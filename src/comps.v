==> flow/design.v <==
module glitch_filter(
	clk,
	s_in,
	s_out
);
	input clk;
	input s_in;
	output s_out;
	reg s_tmp;
	reg [31:0]counter_low, counter_high;
	initial begin
		counter_low <= 0;
		counter_high <= 0;
	end
	assign s_out = s_tmp;
	always @(posedge clk) begin
		if(s_in == 1'b0) 
			counter_low <= counter_low + 1;
		else 
			counter_low <= 0;
	end
	always @(posedge clk) begin
		if(s_in == 1'b1) 
			counter_high <= counter_high + 1;
		else
			counter_high <= 0;
	end
	always @(posedge clk) begin
		if (counter_low == 4) s_tmp <= 0;
		else if (counter_high == 4) s_tmp <= 1;
	end
endmodule
module BTN_Anti_jitter(
   button_out, 
   SW_OK,
   clk, 
   button, 
   SW
);
	input  clk;
	input  [3:0] button;
	input  [7:0] SW;
	output [3:0] button_out;
	output [7:0] SW_OK;
	glitch_filter G0(clk, button[0], button_out[0]);
	glitch_filter G1(clk, button[1], button_out[1]);
	glitch_filter G2(clk, button[2], button_out[2]);
	glitch_filter G3(clk, button[3], button_out[3]);
	glitch_filter G4(clk, SW[0], SW_OK[0]);
	glitch_filter G5(clk, SW[1], SW_OK[1]);
	glitch_filter G6(clk, SW[2], SW_OK[2]);
	glitch_filter G7(clk, SW[3], SW_OK[3]);
	glitch_filter G8(clk, SW[4], SW_OK[4]);
	glitch_filter G9(clk, SW[5], SW_OK[5]);
	glitch_filter G10(clk, SW[6], SW_OK[6]);
	glitch_filter G11(clk, SW[7], SW_OK[7]);
endmodule
module display(
    input clk, rst, mode,
    input [31:0]disp_num,
    output reg [7:0]seg,
    output reg [3:0]anode
);
    reg [26:0]tick;
    reg [1:0]an;
    reg [3:0]num;
    reg t;
	reg [7:0]dots;
    initial begin
        an <= 2'b00;
        tick <= 0;
		dots <= 0;
		num <= 0;
    end
    always @(posedge clk or posedge rst) begin
        if (rst == 1'b1) tick <= 0;
		else tick <= tick+1;
	end
    always @(posedge tick[16] or posedge rst) begin
        if (rst == 1'b1) an <= 0;
		else an <= an + 1;
	end
    always @(an) begin
        if (rst == 1'b1) begin
			anode <= 4'b1111;
			num <= 0;
			dots <= 0;
		end else begin 
		anode <= ~(4'b1<<an);
			case(an) 
				2'b00: begin 
					num <= disp_num[3:0]; 
					dots <= {disp_num[24], disp_num[0], disp_num[4], disp_num[16], disp_num[25], disp_num[17], disp_num[5], disp_num[12]}; 
				end
				2'b01: begin 
					num <= disp_num[7:4]; 
					dots <= {disp_num[26], disp_num[1], disp_num[6], disp_num[18], disp_num[27], disp_num[19], disp_num[7], disp_num[13]}; 
				end
				2'b10: begin 
					num <= disp_num[11:8]; 
					dots <= {disp_num[28], disp_num[2], disp_num[8], disp_num[20], disp_num[29], disp_num[21], disp_num[9], disp_num[14]}; 
				end
				2'b11: begin 
					num <= disp_num[15:12]; 
					dots <= {disp_num[30], disp_num[3], disp_num[10], disp_num[22], disp_num[31], disp_num[23], disp_num[11], disp_num[15]}; 
				end
				default:;
			endcase
		end
    end
    always @(*) begin
        if (rst == 1'b1) seg <= 0;
		else begin
			if(mode==1'b1) begin
				case(num)
					4'h0 : seg[7:0] <= 8'b10000001;
					4'h1 : seg[7:0] <= 8'b11001111;
					4'h2 : seg[7:0] <= 8'b10010010;
					4'h3 : seg[7:0] <= 8'b10000110;
					4'h4 : seg[7:0] <= 8'b11001100;
					4'h5 : seg[7:0] <= 8'b10100100;
					4'h6 : seg[7:0] <= 8'b10100000;
					4'h7 : seg[7:0] <= 8'b10001111;
					4'h8 : seg[7:0] <= 8'b10000000;
					4'h9 : seg[7:0] <= 8'b10000100;
					4'hA : seg[7:0] <= 8'b10001000;
					4'hB : seg[7:0] <= 8'b11100000;
					4'hC : seg[7:0] <= 8'b10110001;
					4'hD : seg[7:0] <= 8'b11000010;
					4'hE : seg[7:0] <= 8'b10110000;
					default : seg[7:0] <= 8'b10111000;
				endcase
			end else seg[7:0] <= dots;
		end
	end
endmodule
module seven_seg_dev(
	input wire [31:0] disp_num,
	input wire clk,
	input wire clr,
	input wire [1:0]SW,
	output wire [7:0] SEGMENT,
	output wire [3:0] AN
);
	reg [31:0] number;
	initial number <= 0;
	display D0(clk, clr, SW[0], number, SEGMENT, AN);
	always @(*) begin
		case (SW) 
			2'b01 : number <= { 16'b0, disp_num[15:0] };
			2'b11 : number <= { 16'b0, disp_num[31:16] };
			default : number <= disp_num;
		endcase
	end
endmodule
module Regs(
	clk, 
	rst,
	reg_R_addr_A,
	reg_R_addr_B,
	reg_W_addr,
	wdata,
	reg_we,
	rdata_A,
	rdata_B
);
	input clk, rst, reg_we;
	input [4:0] reg_R_addr_A, reg_R_addr_B, reg_W_addr;
	input [31:0] wdata;
	output [31:0] rdata_A, rdata_B;
	reg [31:0] register [1:31]; 
	integer i;
	initial begin
		for (i=1; i<32; i=i+1)
			register[i] <= 0; 
	end
	assign rdata_A = (reg_R_addr_A == 0) ? 0 : register[reg_R_addr_A]; 
	assign rdata_B = (reg_R_addr_B == 0) ? 0 : register[reg_R_addr_B]; 
	always @(posedge clk or posedge rst) begin
		if (rst==1) begin 
			for (i=1; i<32; i=i+1)
				register[i] <= 0; 
		end else begin
			if ((reg_W_addr != 0) && (reg_we == 1))
			register[reg_W_addr] <= wdata;
		end
	end
endmodule
module alu(A, B, ALU_operation, res, zero, overflow );
	input signed [31:0] A, B;
	input [2:0] ALU_operation;
	output [31:0] res;
	output zero, overflow ;
	wire [31:0] res_and, res_or, res_add, res_sub, res_nor, res_slt, res_xor, res_srl;
	reg [31:0] res;
	parameter one = 32'h00000001, zero_0 = 32'h00000000;
	assign res_and = A&B;
	assign res_or = A|B;
	assign res_add = A+B;
	assign res_sub = A-B;
	assign res_nor=~(A | B);
	assign res_slt =(A < B) ? one : zero_0;
	assign res_xor = A^B;
	assign res_srl = B>>1;
	always @*
		case (ALU_operation)
			3'b000: res=res_and;
			3'b001: res=res_or;
			3'b010: res=res_add;
			3'b110: res=res_sub;
			3'b100: res=res_nor;
			3'b111: res=res_slt;
			3'b011: res=res_xor;
			3'b101: res=res_srl;
			default: res=res_add;
		endcase
	assign zero = (res==0)? 1: 0;
endmodule
module clk_div(
	input wire clk,
	input wire rst,
	input wire SW2,
	output reg [31:0] clkdiv,
	output wire Clk_CPU
);
	initial clkdiv <= 0;
	always @ (posedge clk or posedge rst) begin
		if (rst) begin
			clkdiv <= 0;
		end else begin
			clkdiv <= clkdiv + 1'b1;
		end
	end
	assign Clk_CPU = SW2 ? clkdiv[22] : clkdiv[1];
endmodule
module seven_seg_Dev_IO( 
	input wire clk,
	input wire rst,
	input wire GPIOe0000000_we,
	input wire [2:0] Test,
	input wire [31:0] disp_cpudata,
	input wire [31:0] Test_data0,
	input wire [31:0] Test_data1,
	input wire [31:0] Test_data2,
	input wire [31:0] Test_data3,
	input wire [31:0] Test_data4,
	input wire [31:0] Test_data5,
	input wire [31:0] Test_data6,
	output reg [31:0] disp_num
);
	always @(negedge clk or posedge rst) begin
		if (rst) disp_num <= 32'h0000;
		else begin
			case (Test) 
				0: 	begin 
						if(GPIOe0000000_we) disp_num <= disp_cpudata;
						else disp_num <= disp_num;
					end
				1:	disp_num <= Test_data0;
				2:	disp_num <= Test_data1;
				3:	disp_num <= Test_data2;
				4:	disp_num <= Test_data3;
				5:	disp_num <= Test_data4;
				6:	disp_num <= Test_data5;
				7:	disp_num <= Test_data6;
			endcase
		end
	end
endmodule
module MIO_BUS( input wire clk, input wire rst,
	input wire [3:0] BTN,
	input wire [7:0]SW,
	input wire mem_w,
	input wire [31:0] Cpu_data2bus,
	input wire [31:0] addr_bus,  
	input wire [31:0] ram_data_out,
	input wire [7:0] led_out,
	input wire [31:0] counter_out,
	input wire counter0_out,
	input wire counter1_out,
	input wire counter2_out,
	output reg [31:0] Cpu_data4bus,  
	output reg [31:0] ram_data_in,  
	output reg [9: 0] ram_addr,  
	output reg data_ram_we, 
	output reg GPIOf0000000_we,
	output reg GPIOe0000000_we,
	output reg counter_we,
	output reg [31: 0] Peripheral_in
);
	reg [7:0] led_in;
	always @(*) begin
		data_ram_we = 0;
		counter_we = 0;
		GPIOe0000000_we = 0;
		GPIOf0000000_we = 0;
		ram_addr = 10'h0;
		ram_data_in = 32'h0;
		Peripheral_in = 32'h0;
		Cpu_data4bus = 32'h0;
		case(addr_bus[31:28])
			4'h0: begin
				data_ram_we = mem_w	;
				ram_addr = addr_bus[11:2];
				ram_data_in = Cpu_data2bus;
				Cpu_data4bus = ram_data_out;
			end
			4'he: begin
				GPIOf0000000_we = mem_w;
				Peripheral_in = Cpu_data2bus;
				Cpu_data4bus = counter_out;
			end
			4'hf: begin
				if(addr_bus[2]) begin
					counter_we = mem_w;
					Peripheral_in = Cpu_data2bus;
					Cpu_data4bus = counter_out;
				end else begin
					GPIOf0000000_we = mem_w;
					Peripheral_in = Cpu_data2bus;
					Cpu_data4bus = {counter0_out, counter1_out, counter2_out, 9'h00, led_out, BTN, SW};
				end
			end
		endcase
	end
endmodule
module Counter_x( input wire clk,
	input wire 	      rst,
	input wire 	      clk0,
	input wire 	      clk1,
	input wire 	      clk2,
	input wire 	      counter_we,
	input wire  [31:0]counter_val,
	input wire  [1:0] counter_ch,
	output wire 	   counter0_OUT,
	output wire 	   counter1_OUT,
	output wire 	   counter2_OUT,
	output wire [31:0]counter_out
	);
endmodule
module led_Dev_IO( 
	input wire clk ,
	input wire rst,
	input wire GPIOf0000000_we,
	input wire [31:0] Peripheral_in,
	output reg [1:0] counter_set,
	output wire [7:0] led_out,
	output reg [21:0] GPIOf0
);
	reg [7:0]LED;
	assign led_out = LED;
	always @(negedge clk or posedge rst) begin
		if (rst) begin
			LED <= 8'hAA;
			counter_set <= 2'b00;
		end else begin
			if (GPIOf0000000_we) {GPIOf0[21:0], LED, counter_set} <= Peripheral_in;
			else begin
				LED <= LED;
				counter_set <= counter_set;
			end
		end
	end
endmodule
### From RTL to reports: BTN_Anti_jitter

Tool output for the design above, in the order of the flow.
Line numbers count from 1 in the design file above.
Operators: Yosys type, input widths -> output width; for muxes data width and select width s.
Library cell names are shortened.
The mark n/a stands for no value.

| inputs | value |
|---|---|
| design top | BTN_Anti_jitter |
| clock port | clk |
| library | sky130hd |
| timing corner | tt_025C_1v80 |

### Elaborated design

Source: Yosys, flattened and elaborated, memories not mapped. Widths are those after wreduce; folded enables and synchronous resets count as part of the registers. Registers that Yosys merges into a memory's read port (data or address) are not register bits. Print and check cells do not count. Equal cells are merged and count once.

| storage and ports | value |
|---|---|
| register bits after elaboration | 780 |
| output and inout bits | 12 |
| word-level cells | 84 |
| bits of input ports | 13 |

| operators by class | value |
|---|---|
| equality and inequality tests | 24 |
| $add $sub $neg | 24 |

Operators by type and width:

| kind | number |
|---|---|
| $add 32x1->32 const B | 24 |
| $eq 32x3->1 const B | 24 |

### Depth

Depth = most cells in a row (Yosys ltp): at word level without a register or memory, in the mapped netlist without a sequential cell, where the memories' decode and read muxes count.

| depth | value |
|---|---|
| depth after elaboration | 1 |
| ABC_AREA | 1 |
| gate-level depth with buffers | 9 |
| mapped depth without buffers | 9 |

### After synthesis

The flow's flattened synthesis, as Yosys stat reports it; memories are mapped. The netlist is that of the ABC_AREA named above (0 if unset); the other value can give another one.
Totals and module areas in this step are rounded.

Cells by type:

| cell type | number | total area (sq um) |
|---|---|---|
| dfxtp_1 | 780 | 1.56E+04 |
| nand2_1 | 1,824 | 6.85E+03 |
| nor2_1 | 1,821 | 6.84E+03 |
| a21oi_1 | 533 | 2.67E+03 |
| inv_1 | 567 | 2.13E+03 |
| nand3_1 | 413 | 2.07E+03 |
| nor2_2 | 171 | 1.07E+03 |
| o21ai_0 | 181 | 905.869 |
| ha_1 | 49 | 613.088 |
| nor2_4 | 50 | 563.04 |
| xor2_1 | 43 | 376.611 |
| o21a_1 | 46 | 345.331 |
| nand2_2 | 47 | 294.032 |
| nor3_1 | 48 | 240.23 |
| and3_1 | 29 | 181.424 |
| nand4_1 | 27 | 168.912 |
| clkbuf_1 | 42 | 157.651 |
| and2_1 | 25 | 156.4 |

Not listed: further types 14, cells in them 110.

| mapped netlist | value |
|---|---|
| cell count | 6,806 |
| buffers | 85 |
| area of sequential cells | 0.0156 sq mm |
| synthesis area | 0.0419 sq mm |
| flip-flop cells | 780 |

### Worst setup path after synthesis

Source: OpenSTA report_checks on the synthesized netlist (no wires, ideal clock, input and output delay 20% of the period each), path of least setup slack; recovery checks are left aside. Register names are those of the netlist, which keeps one name where synthesis merged equal registers.

| timing after synthesis | value |
|---|---|
| path kind | register -> register |
| from | register G2.counter_high[0] |
| to | register G2.counter_high[12] |
| slack | 1.005 ns |
| time at the first pin | 0.000 ns |
| required time | 2.245 ns |
| data arrival time | 1.240 ns |
| period | 2.36 ns |
| setup time | 0.115 ns |
| stages | 8 |
| path delay | 1.355 ns |
| buffers on the path | 0 |
| synthesis period reached | 1.355 ns |

"path delay" is the arrival time less input delay plus setup time.
"stages" counts driving pins, that of a launching flip-flop among them; a cell with two outputs on the path counts twice.
"synthesis period reached" is the clock period less the worst setup slack; recovery checks do not enter. This is arithmetic on one report: input and output delays are still those of the set period (20% each).
The rows between start and end are the longest chain of elaborated cells between them; the timing report does not say that the signal goes this way. Where chains are equally long, one stands for them.
A line is the first line of the expression or statement that the cell stems from. Yosys adds cells for indexed reads and writes and turns some case tables into memories.

| on the way, after synthesis | value |
|---|---|
| path through | dfxtp_1 > ha_1 > nand2_1 > nor2_2 > nand2_2 > nor2_2 > or2_2 > and2_1 |
| cells in the longest elaborated chain | 1 |
| elaborated cells between the ends (all ways) | 1 |
| source lines of those cells | 1 |
| classes of those cells | add/sub (1) |

RTL lines, path after synthesis:

| what | line | RTL |
|---|---|---|
| from (decl) | 10 | `reg [31:0]counter_low, counter_high;` |
| from (assign) | 24 | `counter_high <= counter_high + 1;` |
| from (assign) | 26 | `counter_high <= 0;` |
| $add 32x1->32 | 24 |  |
| to (assign) | 24 |  |
| to (assign) | 26 |  |
| to (decl) | 10 |  |

### Timing after layout

From the final timing report of run 1: the path of least setup slack in the routed layout; clock arrival at registers is part of the times.

| timing post-layout | value |
|---|---|
| path kind | register -> output |
| from | register G10.s_tmp |
| to | output SW_OK[6] |
| slack | -0.01 ns |
| data arrival time | 1.32 ns |
| stages | 3 |
| period | 1.63 ns |
| time at the first pin | 0.69 ns |
| buffers on the path | 2 |
| external output delay | 0.33 ns |
| required time | 1.30 ns |

| on the way, post-layout | value |
|---|---|
| path through | dfxtp_2 > buf_6 > buf_6 |
| cells in the longest elaborated chain | 0 |
| elaborated cells between the ends (all ways) | 0 |
| source lines of those cells | 0 |

RTL lines, path post-layout:

| what | line | RTL |
|---|---|---|
| from (decl) | 9 | `reg s_tmp;` |
| from (assign) | 29 | `if (counter_low == 4) s_tmp <= 0;` |
| from (assign) | 30 | `else if (counter_high == 4) s_tmp <= 1;` |
| to (decl) | 44 | `output [7:0] SW_OK;` |

--- measured runs ---
Module BTN_Anti_jitter, platform sky130hd: 2 stored runs of the flow (Yosys, OpenROAD) with differing settings, in no particular order. Input and output delays are each 20% of the period that was set; the output load is 0.01 pF.
By "period reached" is meant the clock period of the run minus its worst setup slack. This is arithmetic on one report: input and output delays are still those of the set period (20% each).
"time used up by the worst setup path" = time allowed to the worst setup path (clock period - input delay - output delay, where it has them) - its slack; a late launch clock adds to it, a late capture clock takes from it.
The measured numbers are rounded.
A setting shown as n/a is not set for that run.

| name | run 1 | run 2 |
|---|---|---|
| period_ns | 1.63 | 3.92 |
| CORE_UTILIZATION | 67 | 55 |
| SETUP_SLACK_MARGIN | 0.16 | n/a |
| PLACE_DENSITY_LB_ADDON | 0.15 | n/a |
| TNS_END_PERCENT | 90 | n/a |
| ABC_AREA | 1 | n/a |
| GPL_TIMING_DRIVEN | 0 | 1 |
| GPL_ROUTABILITY_DRIVEN | 0 | 1 |
| CTS_CLUSTER_SIZE | 94 | n/a |
| CTS_CLUSTER_DIAMETER | 145 | 163 |
| SLEW_MARGIN | 40 | 20 |
| CAP_MARGIN | 20 | 5 |
| CORE_MARGIN | 2 | 2 |
| CORE_ASPECT_RATIO | n/a | 2.0 |
| CELL_PAD_IN_SITES_DETAIL_PLACEMENT | n/a | 1 |
| MIN_ROUTING_LAYER | n/a | met2 |
| area of the die (sq mm) | 0.0645 | 0.0678 |
| worst-case hold slack (ns) | 0.140 | 0.459 |
| standard-cell area of the final layout (sq mm) | 0.0463 | 0.0394 |
| chip area after synthesis (Yosys) (sq mm) | 0.0419 | 0.0361 |
| summed negative setup slack (ns) | -0.027 | 0.000 |
| period reached (ns) | 1.642 | 2.514 |
| time used up by the worst setup path (ns) | 1.32 | 2.51 |
| kind of the worst setup path | register -> output | register -> register |
| lowest setup slack (ns) | -0.012 | 1.41 |
--- end ---
